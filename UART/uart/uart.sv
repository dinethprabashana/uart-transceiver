==> flow/design.v <==
module binary_to_7seg ( 
    input logic [3:0] data_in,      
    output logic [6:0] data_out     
);
    logic [15:0][6:0] lut_7seg;
    assign lut_7seg[0] = 7'b0111111;     
    assign lut_7seg[1] = 7'b0000110;     
    assign lut_7seg[2] = 7'b1011011;     
    assign lut_7seg[3] = 7'b1001111;     
    assign lut_7seg[4] = 7'b1100110;     
    assign lut_7seg[5] = 7'b1101101;     
    assign lut_7seg[6] = 7'b1111101;     
    assign lut_7seg[7] = 7'b0000111;     
    assign lut_7seg[8] = 7'b1111111;     
    assign lut_7seg[9] = 7'b1101111;     
    assign lut_7seg[15:10] = 7'b0;       
    assign data_out = ~lut_7seg[data_in];
endmodule
module receiver #(
    parameter CLOCKS_PER_PULSE = 16
)
(
    input logic clk,                   
    input logic rstn,                  
    input logic ready_clr,             
    input logic rx,                    
    output logic ready,                
    output logic [7:0] data_out        
);
    enum {RX_IDLE, RX_START, RX_DATA, RX_END} state;  
    logic [2:0] bit_counter;            
    logic [$clog2(CLOCKS_PER_PULSE)-1:0] pulse_counter;  
    logic [7:0] temp_data;              
    logic rx_sync;                      
    always_ff @(posedge clk or negedge rstn) begin
        if (!rstn) begin
            pulse_counter <= 0;
            bit_counter <= 0;
            temp_data <= 8'b0;
            ready <= 0;
            state <= RX_IDLE;
        end else begin 
            rx_sync <= rx;   
            case (state)
                RX_IDLE : begin
                    if (rx_sync == 0) begin
                        state <= RX_START;  
                        pulse_counter <= 0;  
                    end
                end
                RX_START: begin
                    if (pulse_counter == CLOCKS_PER_PULSE/2-1) begin
                        state <= RX_DATA;  
                        pulse_counter <= 0;  
                    end else
                        pulse_counter <= pulse_counter + 1;  
                end
                RX_DATA : begin
                    if (pulse_counter == CLOCKS_PER_PULSE-1) begin
                        pulse_counter <= 0;  
                        temp_data[bit_counter] <= rx_sync;  
                        if (bit_counter == 3'd7) begin
                            state <= RX_END;  
                            bit_counter <= 0;  
                        end else bit_counter <= bit_counter + 1;  
                    end else pulse_counter <= pulse_counter + 1;  
                end
                RX_END : begin
                    if (pulse_counter == CLOCKS_PER_PULSE-1) begin
                        ready <= 1'b1;  
                        state <= RX_IDLE;  
                        pulse_counter <= 0;  
                    end else pulse_counter <= pulse_counter + 1;  
                end
                default: state <= RX_IDLE;  
            endcase
        end
    end
    assign data_out = temp_data;  
endmodule
module transmitter #(
    parameter CLOCKS_PER_PULSE = 16
)
(
    input logic [7:0] data_in,       
    input logic data_en,              
    input logic clk,                  
    input logic rstn,                 
    output logic tx,                  
    output logic tx_busy              
);
    enum {TX_IDLE, TX_START, TX_DATA, TX_END} state;  
    logic [7:0] tx_data = 8'b0;        
    logic [2:0] bit_counter = 3'b0;     
    logic [$clog2(CLOCKS_PER_PULSE)-1:0] pulse_counter = 0;  
    always_ff @(posedge clk or negedge rstn) begin
        if (!rstn) begin
            pulse_counter <= 0;
            bit_counter <= 0;
            tx_data <= 0;
            tx <= 1'b1;            
            state <= TX_IDLE;      
        end else begin 
            case (state)
                TX_IDLE: begin
                    if (~data_en) begin
                        state <= TX_START;
                        tx_data <= data_in;        
                        bit_counter <= 3'b0;       
                        pulse_counter <= 0;        
                    end else tx <= 1'b1;            
                end
                TX_START: begin
                    if (pulse_counter == CLOCKS_PER_PULSE-1) begin
                        state <= TX_DATA;          
                        pulse_counter <= 0;        
                    end else begin
                        tx <= 1'b0;                
                        pulse_counter <= pulse_counter + 1;  
                    end
                end
                TX_DATA: begin
                    if (pulse_counter == CLOCKS_PER_PULSE-1) begin
                        pulse_counter <= 0;        
                        if (bit_counter == 3'd7) begin
                            state <= TX_END;       
                        end else begin
                            bit_counter <= bit_counter + 1;  
                            tx <= tx_data[bit_counter];     
                        end
                    end else begin
                        tx <= tx_data[bit_counter];     
                        pulse_counter <= pulse_counter + 1;  
                    end
                end
                TX_END: begin
                    if (pulse_counter == CLOCKS_PER_PULSE-1) begin
                        state <= TX_IDLE;            
                        pulse_counter <= 0;          
                    end else begin
                        tx <= 1'b1;                  
                        pulse_counter <= pulse_counter + 1;  
                    end
                end
                default: state <= TX_IDLE;           
            endcase
        end
    end
    assign tx_busy = (state != TX_IDLE);            
endmodule
module uart #(
    parameter CLOCKS_PER_PULSE = 5208
)
(
    input logic [3:0] data_in,          
    input logic data_en,                 
    input logic clk,                     
    input logic rstn,                    
    output logic tx,                     
    output logic tx_busy,                
    input logic ready_clr,              
    input logic rx,                      
    output logic ready,                  
    output logic [3:0] led_out,          
    output logic [6:0] display_out       
);
    logic [7:0] data_input;              
    logic [7:0] data_output;             
    transmitter #(.CLOCKS_PER_PULSE(CLOCKS_PER_PULSE)) uart_tx (
        .data_in(data_input),
        .data_en(data_en),
        .clk(clk),
        .rstn(rstn),
        .tx(tx),
        .tx_busy(tx_busy)
    );
    receiver #(.CLOCKS_PER_PULSE(CLOCKS_PER_PULSE)) uart_rx (
        .clk(clk),
        .rstn(rstn),
        .ready_clr(ready_clr),
        .rx(rx),
        .ready(ready),
        .data_out(data_output)
    );
    binary_to_7seg converter (
        .data_in(data_output[3:0]),
        .data_out(display_out)
    );
    assign data_input = {4'b0, data_in};
    assign led_out = data_output[3:0];
endmodule
== Tool chain data of uart ==
The steps from the RTL of uart to its reports follow in flow order.
Line numbers count from 1 in the design file above.
Operators carry their Yosys type and port widths (W data, S select, Z words).
A cell with - has no value.
Set-up
  top: uart
  clock input: clk
  standard-cell library: sky130hd
  library corner: tt_025C_1v80

== Word level ==
Yosys after proc, flatten, opt, wreduce and memory -nomap, before mapping. Memory bits, and registers merged into a memory's read port (data or address), are not among the register bits. Print and check cells are not counted. Equal cells are merged and count once.
Operators by class
  add/subtract/negate cells: 5
  multipliers: 1
  eq/ne operators: 26
  shift operators: 4
  multiplexer cells: 30
  bitwise gates (word level): 5
  reductions and logical operators: 17
Operator list (number)
  $mux W32: 10
  $pmux W32 S4: 2
  $eq A32 B2 Y1 const B: 4
  $shiftx A112 B32 Y7 const A: 1
  $mux W13: 5
  $eq A32 B1 Y1 const B: 2
  $logic_not A32 Y1: 2
  $pmux W13 S3: 1
  $reduce_bool A32 Y1: 1
  $add A13 B1 Y13 const B: 2
  $eq A13 B13 Y1 const B: 2
  $pmux W13 S2: 1
  $mul A4 B3 Y7 const B: 1
  $ne A2 B1 Y1 const B: 8
  $reduce_and A5 Y1: 3
  $eq A13 B12 Y1 const B: 1
  $ne A2 B2 Y1 const B: 6
  $mux W3: 4
  $reduce_and A2 Y1: 5
  $shift A1 B4 Y8: 1
  $shift A1 B4 Y8 const A: 1
  $reduce_bool A4 Y1: 2
  $shiftx A8 B3 Y1: 1
  $and A8 B8 Y8: 1
  $or A8 B8 Y8: 1
  $not A8 Y8: 1
  $not A7 Y7: 1
  $add A3 B1 Y3 const B: 2
Other operator kinds: 11; their cells: 16.
Word-level totals
  register bits after elaboration: 111
  input port bits: 9
  word-level cells: 99

== Longest topological paths ==
Depth = most cells in a row (Yosys ltp): at word level without a register or memory, in the mapped netlist without a sequential cell, where the memories' decode and read muxes count.
Depth
  depth in word-level cells: 5
  ABC_AREA: 1
  mapped depth: 11
  depth with buffers taken out: 11

== Netlist ==
Yosys stat after the flow's synthesis: flattened, memories mapped to cells. It holds for the ABC_AREA given above (unset counts as 0); a run with the other value may have another netlist.
Cell types (number)
  sky130_fd_sc_hd__dfrtp_1: 46
  sky130_fd_sc_hd__nand2_1: 153
  sky130_fd_sc_hd__ha_1: 22
  sky130_fd_sc_hd__inv_1: 70
  sky130_fd_sc_hd__nand3_1: 40
  sky130_fd_sc_hd__nor2_1: 41
  sky130_fd_sc_hd__o21ai_0: 23
  sky130_fd_sc_hd__nand4_1: 16
  sky130_fd_sc_hd__dfstp_2: 2
  sky130_fd_sc_hd__nor3_1: 9
  sky130_fd_sc_hd__o21ai_2: 5
  sky130_fd_sc_hd__xor2_1: 5
  sky130_fd_sc_hd__buf_6: 3
  sky130_fd_sc_hd__mux2_2: 3
  sky130_fd_sc_hd__edfxtp_1: 1
  sky130_fd_sc_hd__a21oi_1: 4
  sky130_fd_sc_hd__nor3_2: 2
  sky130_fd_sc_hd__mux2_4: 1
Other cell types: 9; their cells: 11.
Synthesis totals
  cell count: 457
  synthesis area: 3240.6 µm²
  sequential area: 1233.7 µm²
  flip-flops: 49
  buffers: 4

== Timing after synthesis ==
Path of least setup slack by OpenSTA after synthesis, without wires, with an ideal clock, recovery checks aside; 20% of the period is set as input and as output delay. Where synthesis merged equal registers, the netlist keeps one of their names.
Timing path post-synthesis
  path type: register to output
  start point: register uart_rx.temp_data[1]
  end point: output port display_out[3]
  period: 2.3 ns
  external output delay: 0.460 ns
  time at the first pin: 0.000 ns
  arrival: 1.250 ns
  slack: 0.590 ns
  delay of the path: 1.250 ns
  stages on the path: 6
  buffers on the path: 0
  synthesis period reached: 1.71 ns
"delay of the path" = arrival - input delay + setup time.
At an output port there is no setup time.
"stages on the path": output pins that drive a net of the path, with the launching flip-flop's if there is one; two outputs of one cell count as two.
"synthesis period reached" = period - worst setup slack (recovery checks aside). The figure is calculated, with input and output delays left at 20% of the set period.
The rows between start and end are the longest chain of elaborated cells between them; the timing report does not say that the signal goes this way. Where chains are equally long, one stands for them.
A line is the first line of the expression or statement that the cell stems from. Yosys adds cells for indexed reads and writes and turns some case tables into memories.
On the way, post-synthesis
  cell sequence: sky130_fd_sc_hd__dfrtp_1 -> sky130_fd_sc_hd__inv_1 -> sky130_fd_sc_hd__ha_1 -> sky130_fd_sc_hd__nand2_1 -> sky130_fd_sc_hd__inv_1 -> sky130_fd_sc_hd__o21ai_0
  length of the longest elaborated chain: 3
  elaborated cells between the ends (all ways): 3
  source lines of those cells: 1
  those cells by class: 1 x mul; 1 x shift; 1 x logic
RTL lines, path post-synthesis
  from (decl): line 33  | logic [7:0] temp_data;
  from (assign): line 39  | temp_data <= 8'b0;
  from (assign): line 61  | temp_data[bit_counter] <= rx_sync;
  $mul A4 B3 Y7: line 17  | assign data_out = ~lut_7seg[data_in];
  $shiftx A112 B32 Y7: line 17
  $not A7 Y7: line 17
  to (decl): line 165  | output logic [6:0] display_out

== Timing after layout ==
From the final timing report of flow run A: the path of least setup slack in the routed layout; clock arrival at registers is part of the times.
Timing path post-layout
  path type: register to output
  start point: register uart_rx.temp_data[1]
  end point: output port display_out[3]
  period: 3.38 ns
  external output delay: 0.68 ns
  time at the first pin: 0.30 ns
  arrival: 2.00 ns
  slack: 0.71 ns
  stages on the path: 7
  buffers on the path: 1
The rows between start and end are the longest chain of elaborated cells between them; the timing report does not say that the signal goes this way. Where chains are equally long, one stands for them.
On the way, post-layout
  cell sequence: sky130_fd_sc_hd__dfrtp_1 -> sky130_fd_sc_hd__inv_1 -> sky130_fd_sc_hd__ha_1 -> sky130_fd_sc_hd__nand2_1 -> sky130_fd_sc_hd__inv_1 -> sky130_fd_sc_hd__o21ai_0 -> sky130_fd_sc_hd__clkdlybuf4s50_1
  length of the longest elaborated chain: 3
  elaborated cells between the ends (all ways): 3
  source lines of those cells: 1
  those cells by class: 1 x mul; 1 x shift; 1 x logic
RTL lines, path post-layout
  from (decl): line 33  | logic [7:0] temp_data;
  from (assign): line 39  | temp_data <= 8'b0;
  from (assign): line 61  | temp_data[bit_counter] <= rx_sync;
  $mul A4 B3 Y7: line 17  | assign data_out = ~lut_7seg[data_in];
  $shiftx A112 B32 Y7: line 17
  $not A7 Y7: line 17
  to (decl): line 165  | output logic [6:0] display_out

==> runs of uart <==
Record of 2 stored runs of the RTL-to-layout flow on uart, platform sky130hd. The runs are unordered. Constraints: input delay and output delay 20% of the set period each, output load 0.01 pF.
"achieved clock period (ns)" = clock period - worst setup slack. The figure is calculated, with input and output delays left at 20% of the set period.
"worst setup path time (ns)" means the part of the period allowed to the worst setup path (the constraints hold back 20% at inputs and 20% at outputs) less its slack; where the path has registers, the arrival times of their clocks count too.
"finish__power__total" is the tool's figure for a default switching activity; nothing was simulated.

settings of flow run A
{
  "period_ns": 3.38,
  "CORE_UTILIZATION": 59,
  "SETUP_SLACK_MARGIN": -0.07,
  "PLACE_DENSITY_LB_ADDON": 0.1,
  "ABC_AREA": 1,
  "GPL_TIMING_DRIVEN": 0,
  "CTS_CLUSTER_DIAMETER": 366,
  "MAX_ROUTING_LAYER": "met5",
  "CAP_MARGIN": 20,
  "CORE_MARGIN": 2,
  "SLEW_MARGIN": 20
}
report of flow run A
yosys chip area after synthesis (um^2): 3240.6
finish__design__die__area: 6101.2
finish__design__instance__area__stdcell: 3636.0
finish__design__instance__utilization: 0.6986
finish__timing__setup__ws: 0.708
finish__timing__setup__tns: 0.000
finish__timing__hold__ws: 0.341
finish__power__total: 1.653e-03
achieved clock period (ns): 2.672
worst setup path time (ns): 2.00
worst setup path kind: register to output

settings of flow run B
{
  "period_ns": 3.88,
  "CORE_UTILIZATION": 41,
  "PLACE_DENSITY_LB_ADDON": 0.19,
  "CORE_ASPECT_RATIO": 1.63,
  "CELL_PAD_IN_SITES_GLOBAL_PLACEMENT": 3,
  "CELL_PAD_IN_SITES_DETAIL_PLACEMENT": 2,
  "TNS_END_PERCENT": 50,
  "CTS_CLUSTER_SIZE": 94,
  "SLEW_MARGIN": 0,
  "MIN_ROUTING_LAYER": "met2",
  "MAX_ROUTING_LAYER": "met4",
  "CAP_MARGIN": 20,
  "CORE_MARGIN": 2
}
report of flow run B
yosys chip area after synthesis (um^2): 2882.8
finish__design__die__area: 7737.8
finish__design__instance__area__stdcell: 3313.2
finish__design__instance__utilization: 0.4782
finish__timing__setup__ws: 0.965
finish__timing__setup__tns: 0.000
finish__timing__hold__ws: 0.401
finish__power__total: 1.518e-03
achieved clock period (ns): 2.915
worst setup path time (ns): 2.14
worst setup path kind: register to output
